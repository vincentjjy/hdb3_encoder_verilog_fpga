==> flow/design.v <==
`timescale 1ns / 1ps
module hdb3(
  input   i_clk ,
  input   i_rst ,
  input   i_data,
  output  o_p   ,
  output  o_n  
);
reg [3:0]   r_plug_v        ; 
reg [3:0]   r_plug_1        ; 
reg [2:0]   r_d             ; 
reg [4:0]   r_plug_b_code_h ;
reg [4:0]   r_plug_b_code_l ; 
reg         r_odd_even      ; 
reg [1:0]   ro_hdb3_code    ;
reg         r_polar         ; 
reg [7:0]   r_ri            ;
reg         r_vafterb       ;
wire [1:0]  w_plug_v; 
wire [1:0]  w_plug_b; 
assign w_plug_v = {r_plug_v[3],r_plug_1[3]};
assign w_plug_b = {r_plug_b_code_h[4],r_plug_b_code_l[4]};
assign o_p      = ro_hdb3_code[1];
assign o_n      = ro_hdb3_code[0];
always@(posedge i_clk or posedge i_rst)
begin
if(i_rst)
  r_d<=3'b111;
else
  r_d<={r_d[1:0],i_data};
end
always@(posedge i_clk or posedge i_rst)
begin
if(i_rst)
begin
r_plug_v<=4'b0000;
r_plug_1<=4'b0000;
end
else if((!i_data) && (r_d==3'b000) && (r_plug_v[2:0]==3'b000))
begin
r_plug_v<={r_plug_v[2:0],1'b1};
r_plug_1<={r_plug_1[2:0],1'b0};
end
else if(i_data)
begin
r_plug_v<={r_plug_v[2:0],1'b0};
r_plug_1<={r_plug_1[2:0],1'b1};
end
else
begin
r_plug_v<={r_plug_v[2:0],1'b0};
r_plug_1<={r_plug_1[2:0],1'b0};
end
end
always@(posedge i_clk or posedge i_rst)
begin
if(i_rst)
r_odd_even<=1'b0;
else if(w_plug_v==2'b10) 
r_odd_even<=1'b0;
else if(w_plug_v==2'b01)
r_odd_even<=~r_odd_even;
else
r_odd_even<=r_odd_even;
end
always@(posedge i_clk or posedge i_rst)
begin
if(i_rst)
begin
r_plug_b_code_h<=5'b0000;
r_plug_b_code_l<=5'b0000;
end
else if((!r_odd_even) && (w_plug_v==2'b10))
begin
r_plug_b_code_h<={r_plug_b_code_h[3],4'b1001};
r_plug_b_code_l<={r_plug_b_code_l[3],4'b1000};
end
else 
begin
r_plug_b_code_h<={r_plug_b_code_h[3:0],w_plug_v[1]};
r_plug_b_code_l<={r_plug_b_code_l[3:0],w_plug_v[0]};
end
end
always@(posedge i_clk or posedge i_rst)
begin
if(i_rst)
r_ri<=8'b0;
else
r_ri<={r_ri[5:0],w_plug_b};
end
always@(posedge i_clk or posedge i_rst)
begin
if(i_rst)
r_vafterb<=6'b0;
else if(w_plug_b==2'b11)
r_vafterb<=r_polar;
else
r_vafterb<=r_vafterb;
end
always@(posedge i_clk or posedge i_rst)
begin
if(i_rst)
r_polar<=1'b1;
else if(w_plug_b==2'b01 || w_plug_b==2'b11)
r_polar<=~r_polar;
else
r_polar<=r_polar;
end
always@(posedge i_clk or posedge i_rst)
begin
if(i_rst)
ro_hdb3_code<=2'b0;
else if(((w_plug_b==2'b01) || (w_plug_b==2'b11)) && r_polar)
ro_hdb3_code<=2'b10;
else if(((w_plug_b==2'b01) || (w_plug_b==2'b11)) && (!r_polar))
ro_hdb3_code<=2'b01;
else if(w_plug_b==2'b10 && (r_ri[5:4]==2'b11) && (r_vafterb)) 
ro_hdb3_code<=2'b10;
else if(w_plug_b==2'b10 && (r_ri[5:4]==2'b11) && (!r_vafterb))
ro_hdb3_code<=2'b01;
else if(w_plug_b==2'b10 && (r_ri[7:6]==2'b01) && r_polar) 
ro_hdb3_code<=2'b01;
else if(w_plug_b==2'b10 && (r_ri[7:6]==2'b01) && (!r_polar))
ro_hdb3_code<=2'b10;
else if((w_plug_b==2'b10)  && r_polar)
ro_hdb3_code<=2'b10;
else if((w_plug_b==2'b10) && (!r_polar))
ro_hdb3_code<=2'b01;
else 
ro_hdb3_code<=2'b0;
end
endmodule
# From RTL to reports: hdb3
# Tool output for the design above, in the order of the flow.
# Line numbers count from 1 in the design file above.
# Operators carry their Yosys type and port widths (W data, S select, Z words).
# Cell names lack the library's common part.
# A cell with -- has no value.
# design
top_module	hdb3
clock	i_clk
cell_library	sky130hd
pvt_corner	tt_025C_1v80

# Word level
# Yosys after proc, flatten, opt, wreduce and memory -nomap, before mapping. Memory bits, and registers merged into a memory's read port (data or address), are not among the register bits. Print and check cells are not counted. Equal cells are merged and count once.
# bits
reg_bits	34
inputBits	3
out_inout_bits	2
word_cells	55
# op_classes
n_eq	7
muxes	15
n_logic	2
reduce_logical	21
# ops
op	n
$mux W2	7
$logic_and A1 B1 Y1	13
$eq A2 B2 Y1 const B	4
$mux W4	2
$eq A2 B1 Y1 const B	3
$logic_not A3 Y1	2
$mux W1	6
$logic_not A1 Y1	4
$not A1 Y1	2
$reduce_bool A2 Y1	1
$logic_or A1 B1 Y1	1

# Longest topological paths
# Longest topological path by Yosys (ltp), each cell counted once; first at word level (registers and memories cut), then after technology mapping (sequential cells cut; the memories' decode and read muxes count).
# depth
depth_word	10
ABC_AREA	0
depth_mapped	4

# Netlist
# The flow's flattened synthesis, as Yosys stat reports it; memories are mapped. The netlist is that of the ABC_AREA named above (0 if unset); the other value can give another one.
# The area totals of this step are shown rounded.
# mapped
mapped_cells	66
area_um2	1070
seqArea_um2	856
ff_cells	34
# types
cell_type	n	type_area_um2
dfrtp_1	30	750.72
dfstp_2	4	105.101
and2_1	5	31.28
nand2b_1	5	31.28
inv_1	4	15.014
ha_1	1	12.512
nor4_2	1	12.512
mux2_2	1	11.261
nand2_1	3	11.261
dlygate4sd3_1	1	10.01
a31o_2	1	8.758
nand4b_1	1	8.758
xnor2_1	1	8.758
xor2_1	1	8.758
a21o_1	1	7.507
o21bai_1	1	7.507
or4_1	1	7.507
nor2b_1	1	6.256
# Other cell types: 3; their cells: 3.

# Worst setup path after synthesis
# Path of least setup slack by OpenSTA after synthesis, without wires, with an ideal clock, recovery checks aside; 20% of the period is set as input and as output delay. Where synthesis merged equal registers, the netlist keeps one of their names.
# synth_path
kind	input-to-reg
start	input i_data
end	register r_plug_v[0]
clock_period_ps	1790
setup_time_ps	96
launch_ps	358
arrival_ps	1004
slack_ps	691
delay_ps	742
stages	2
path_buffers	0
synth_period_reached_ps	1099
# "delay_ps" = arrival - input delay + setup time.
# "stages" counts driving pins, that of a launching flip-flop among them; a cell with two outputs on the path counts twice.
# "synth_period_reached_ps" is the clock period less the worst setup slack; recovery checks do not enter. This is arithmetic on one report: input and output delays are still those of the set period (20% each).
# The rows between start and end are the longest chain of elaborated cells between them; the timing report does not say that the signal goes this way. Where chains are equally long, one stands for them.
# A line is the first line of the expression or statement that the cell stems from. Yosys adds cells for indexed reads and writes and turns some case tables into memories.
# A register here has more assigning lines than the two given.
# synth_via
path_cell_list	or4_1 nor4_2
elab_chain_len	4
cells_between	4
cone_lines	1
classes_between	mux: 1; reduce/logical: 3
# synth_lines
item	line_no	source
from (decl)	5	input   i_data,
$logic_not A1 Y1	39	else if((!i_data) && (r_d==3'b000) && (r_plug_v[2:0]==3'b000))
$logic_and A1 B1 Y1 (2 in a row)	39
$mux W1	39
to (assign)	41	r_plug_v<={r_plug_v[2:0],1'b1};
to (assign)	46	r_plug_v<={r_plug_v[2:0],1'b0};
to (decl)	9	reg [3:0]   r_plug_v        ;

# Timing after layout
# From the final timing report of stored run 1: the path of least setup slack in the routed layout; clock arrival at registers is part of the times.
# The report prints the path's times to 10 ps; the period is as set.
# layout_path
kind	reg-to-output
start	register ro_hdb3_code[0]
end	output o_n
clock_period_ps	2010
out_delay_ps	400
launch_ps	270
arrival_ps	1120
slack_ps	490
stages	2
path_buffers	1
# A register here has more assigning lines than the two given.
# layout_via
path_cell_list	dfrtp_1 clkdlybuf4s50_1
elab_chain_len	0
cells_between	0
cone_lines	0
# layout_lines
item	line_no	source
from (decl)	15	reg [1:0]   ro_hdb3_code    ;
from (assign)	112	ro_hdb3_code<=2'b0;
from (assign)	114	ro_hdb3_code<=2'b10;
to (decl)	7	output  o_n

# Measured data: module hdb3, platform sky130hd, 2 stored runs of the flow under differing settings, order arbitrary. Input and output delays are each 20% of the period that was set; the output load is 0.01 pF.
# "achievedPeriod_ps": clock period set for the run, less the worst setup slack. It is reckoned from that one timing run; input and output delays stay at 20% of the period that was set.
# "timing.worst_path_ps" is the time allowed to the run's worst setup path (the clock period less input and output delay, where it has them) less its slack. Clock arrival times count: a late capture clock shortens it, a late launch clock lengthens it.
# "fin_power_mw" rests on the timing tool's default activity at the inputs, not on a simulated workload.
# "timing.worst_path_ps" is known to 10 ps.
# The results are shown rounded.
# A setting shown as . is not set for that run.
stored run	period_ns	CORE_UTILIZATION	SETUP_SLACK_MARGIN	PLACE_DENSITY	CORE_ASPECT_RATIO	GPL_ROUTABILITY_DRIVEN	CAP_MARGIN	MAX_ROUTING_LAYER	CORE_MARGIN	SLEW_MARGIN	synthesis_area_um2	design_die_area_um2	stdcell_area_um2	utilization_pct	worst_setup_slack_ps	final_setup_tns_ps	fin_power_mw	achievedPeriod_ps	timing.worst_path_ps	critical_path_kind
stored run 1	2.01	31	0.33	0.45	0.61	0	10	met4	2	20	1070	3960	1240	38.3	491	0	1.39	1519	1120	reg-to-output
stored run 2	1.22	61	.	.	.	.	20	.	2	20	1070	2110	1200	71.3	53	0	2.16	1167	920	reg-to-output
